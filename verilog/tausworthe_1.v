==> flow/design.v <==
`timescale 1ns / 1ps
module tausworthe_2(
    input clock,
    input reset,
    output [31:0] random_out,
    output reg valid_out
    );
    wire [31:0] b1,b2,b3;
    wire [31:0] next_S0, next_S1, next_S2;
    reg [31:0] S0_reg, S1_reg, S2_reg;
    assign b1      = (((S0_reg << 13) ^ S0_reg) >> 19);
    assign next_S0 = (((S0_reg & 32'hfffffffe) << 12) ^ b1);
    assign b2      = (((S1_reg << 2 ) ^ S1_reg) >> 25);
    assign next_S1 = (((S1_reg & 32'hfffffff8) << 4 ) ^ b2);
    assign b3      = (((S2_reg << 3 ) ^ S2_reg) >> 11);
    assign next_S2 = (((S2_reg & 32'hfffffff0) << 17) ^ b3);
    assign random_out = S0_reg ^ S1_reg ^ S2_reg;
    always @(posedge clock or posedge reset)
      if (reset)
      begin
        S0_reg <= 32'hf0f0f0f0;
        S1_reg <= 32'hc0c0c0c0;
        S2_reg <= 32'hff00ff00;
        valid_out <= 1'b0;
      end
      else
      begin 
        S0_reg <= next_S0;
        S1_reg <= next_S1;
        S2_reg <= next_S2;
        valid_out <= 1'b1;
      end
endmodule
* Step by step through the tools: tausworthe_2 *
The steps from the RTL of tausworthe_2 to its reports follow in flow order.
Line numbers count from 1 in the design file above.
Operators carry their Yosys type and port widths (W data, S select, Z words).
Cell names lack the library's common part.
The mark -- stands for no value.

design
  design top = tausworthe_2
  clock port = clock
  standard-cell library = sky130hd
  timing corner = tt_025C_1v80

* After elaboration *
Source: Yosys, flattened and elaborated, memories not mapped. Widths are those after wreduce; folded enables and synchronous resets count as part of the registers. Registers that Yosys merges into a memory's read port (data or address) are not register bits. Print and check cells do not count. Equal cells are merged and count once.

storage and ports
  flip-flop bits (word level) = 97
  latch bits = 0
  memory bits (writable) = 0
  bits in read-only memories = 0
  clocked read ports x word width = 0
  memories kept = 0
  input bits = 2
  output and inout bits = 33

cells by class
  $add $sub $neg = 0
  $mul = 0
  div/mod/pow operators = 0
  order comparisons = 0
  eq/ne operators = 0
  shift-type cells = 0
  multiplexer cells = 0
  bitwise logic cells = 8
  reduce/logical cells = 0

operator list
  cell              number
  $xor A32 B32 Y32  5
  $xor A32 B13 Y32  1
  $xor A32 B21 Y32  1
  $xor A32 B7 Y32   1

* Depth *
Longest topological path by Yosys (ltp), each cell counted once; first at word level (registers and memories cut), then after technology mapping (sequential cells cut; the memories' decode and read muxes count).

logic depth
  word-level depth = 2
  ABC_AREA = 0
  mapped depth = 1
  mapped depth without buffers = 1

* Synthesis result *
The flow's flattened synthesis, as Yosys stat reports it; memories are mapped. The netlist is that of the ABC_AREA named above (0 if unset); the other value can give another one.

synthesis totals
  cells in the netlist = 172
  cell area after synthesis = 0.0036047 mm^2
  flip-flops = 97
  buffer cells = 0

cells by type
  type     number  total area (um^2)
  dfrtp_1  57      1.43E+03
  dfstp_2  40      1.05E+03
  xor3_1   32      760.73
  xor2_1   41      359.094
  conb_1   1       3.754
  inv_1    1       3.754

* Path before layout *
Path of least setup slack by OpenSTA after synthesis, without wires, with an ideal clock, recovery checks aside; 20% of the period is set as input and as output delay. Where synthesis merged equal registers, the netlist keeps one of their names.

timing path post-synthesis
  kind = register -> output
  start point = register S0_reg[6]
  end point = output random_out[6]
  clock period = 1.41 ns
  external output delay = 0.282 ns
  launch time at the first pin = 0.000 ns
  arrival time = 0.962 ns
  path slack = 0.166 ns
  path delay = 0.962 ns
  driving pins on the path = 2
  period reached after synthesis = 1.244 ns

"path delay" = arrival - input delay + setup time.
At an output port there is no setup time.
"driving pins on the path" counts driving pins, that of a launching flip-flop among them; a cell with two outputs on the path counts twice.
"period reached after synthesis" is the clock period less the worst setup slack; recovery checks do not enter. This is arithmetic on one report: input and output delays are still those of the set period (20% each).
Between the ends stands the longest chain of elaborated cells between them, by number of cells; it is not shown to be the way that was timed. Of several equally long chains one is given.
Each line given opens the expression or statement behind the cell; cells for indexed reads and writes are added by Yosys, which also makes memories of some case tables.

between the ends, post-synthesis
  cell sequence = dfstp_2 -> xor3_1
  cells in the longest elaborated chain = 2

ends and longest elaborated chain, post-synthesis
  what                 RTL line  text
  start, declared      10        reg [31:0] S0_reg, S1_reg, S2_reg;
  start, assigned      21        S0_reg <= 32'hf0f0f0f0;
  start, assigned      28        S0_reg <= next_S0;
  $xor A32 B32 Y32 x2  17        assign random_out = S0_reg ^ S1_reg ^ S2_reg;
  end, declared        5         output [31:0] random_out,

* Timing after layout *
Path of least setup slack in the final report of flow run A (OpenROAD, finished layout, wires in). Where an end is a register, its clock arrival counts in the times.

timing path post-layout
  kind = register -> output
  start point = register S0_reg[15]
  end point = output random_out[15]
  clock period = 1.25 ns
  external output delay = 0.25 ns
  launch time at the first pin = 0.34 ns
  arrival time = 1.47 ns
  path slack = -0.47 ns
  driving pins on the path = 3

Between the ends stands the longest chain of elaborated cells between them, by number of cells; it is not shown to be the way that was timed. Of several equally long chains one is given.

between the ends, post-layout
  cell sequence = dfstp_2 -> xor3_1 -> buf_2
  cells in the longest elaborated chain = 2

ends and longest elaborated chain, post-layout
  what                 RTL line  text
  start, declared      10        reg [31:0] S0_reg, S1_reg, S2_reg;
  start, assigned      21        S0_reg <= 32'hf0f0f0f0;
  start, assigned      28        S0_reg <= next_S0;
  $xor A32 B32 Y32 x2  17        assign random_out = S0_reg ^ S1_reg ^ S2_reg;
  end, declared        5         output [31:0] random_out,

Ticket comment

2 stored runs of tausworthe_2 in the flow (synthesis by Yosys, layout by OpenROAD, sky130hd cells), in arbitrary order. Constraints: input delay and output delay 20% of the set period each, output load 0.01 pF.
"clock period achieved" = clock period - worst setup slack. The figure is calculated, with input and output delays left at 20% of the set period.
"allowed time less slack (worst setup path)" is the time allowed to the run's worst setup path (the clock period less input and output delay, where it has them) less its slack. Clock arrival times count: a late capture clock shortens it, a late launch clock lengthens it.
By "power" is meant OpenSTA's value without simulated activity: inputs other than the clock are taken to toggle once in ten clock periods, and the tool carries that through the logic.
A setting shown as - is not set for that run.

setting or result                                flow run A          flow run B
period_ns                                        1.25                1.17
CORE_UTILIZATION                                 18                  45
CAP_MARGIN                                       20                  20
CORE_MARGIN                                      2                   2
SLEW_MARGIN                                      20                  20
SETUP_SLACK_MARGIN                               -                   -0.02
PLACE_DENSITY_LB_ADDON                           -                   0.16
CORE_ASPECT_RATIO                                -                   1.13
CELL_PAD_IN_SITES_GLOBAL_PLACEMENT               -                   3
CELL_PAD_IN_SITES_DETAIL_PLACEMENT               -                   1
CTS_CLUSTER_DIAMETER                             -                   385
MAX_ROUTING_LAYER                                -                   met5
netlist area reported by Yosys (mm^2)            0.0036047           0.0036047
die size (mm^2)                                  0.0211746           0.0087436
standard-cell area of the final layout (mm^2)    0.0050924           0.0049748
utilization in the final report (%)              26.1                64.3
worst setup slack after layout (ns)              -0.470              -0.533
setup total negative slack (ns)                  -10.714             -12.695
power (mW)                                       6.059               5.859
clock period achieved (ns)                       1.720               1.703
allowed time less slack (worst setup path) (ns)  1.47                1.47
worst setup path type                            register -> output  register -> output
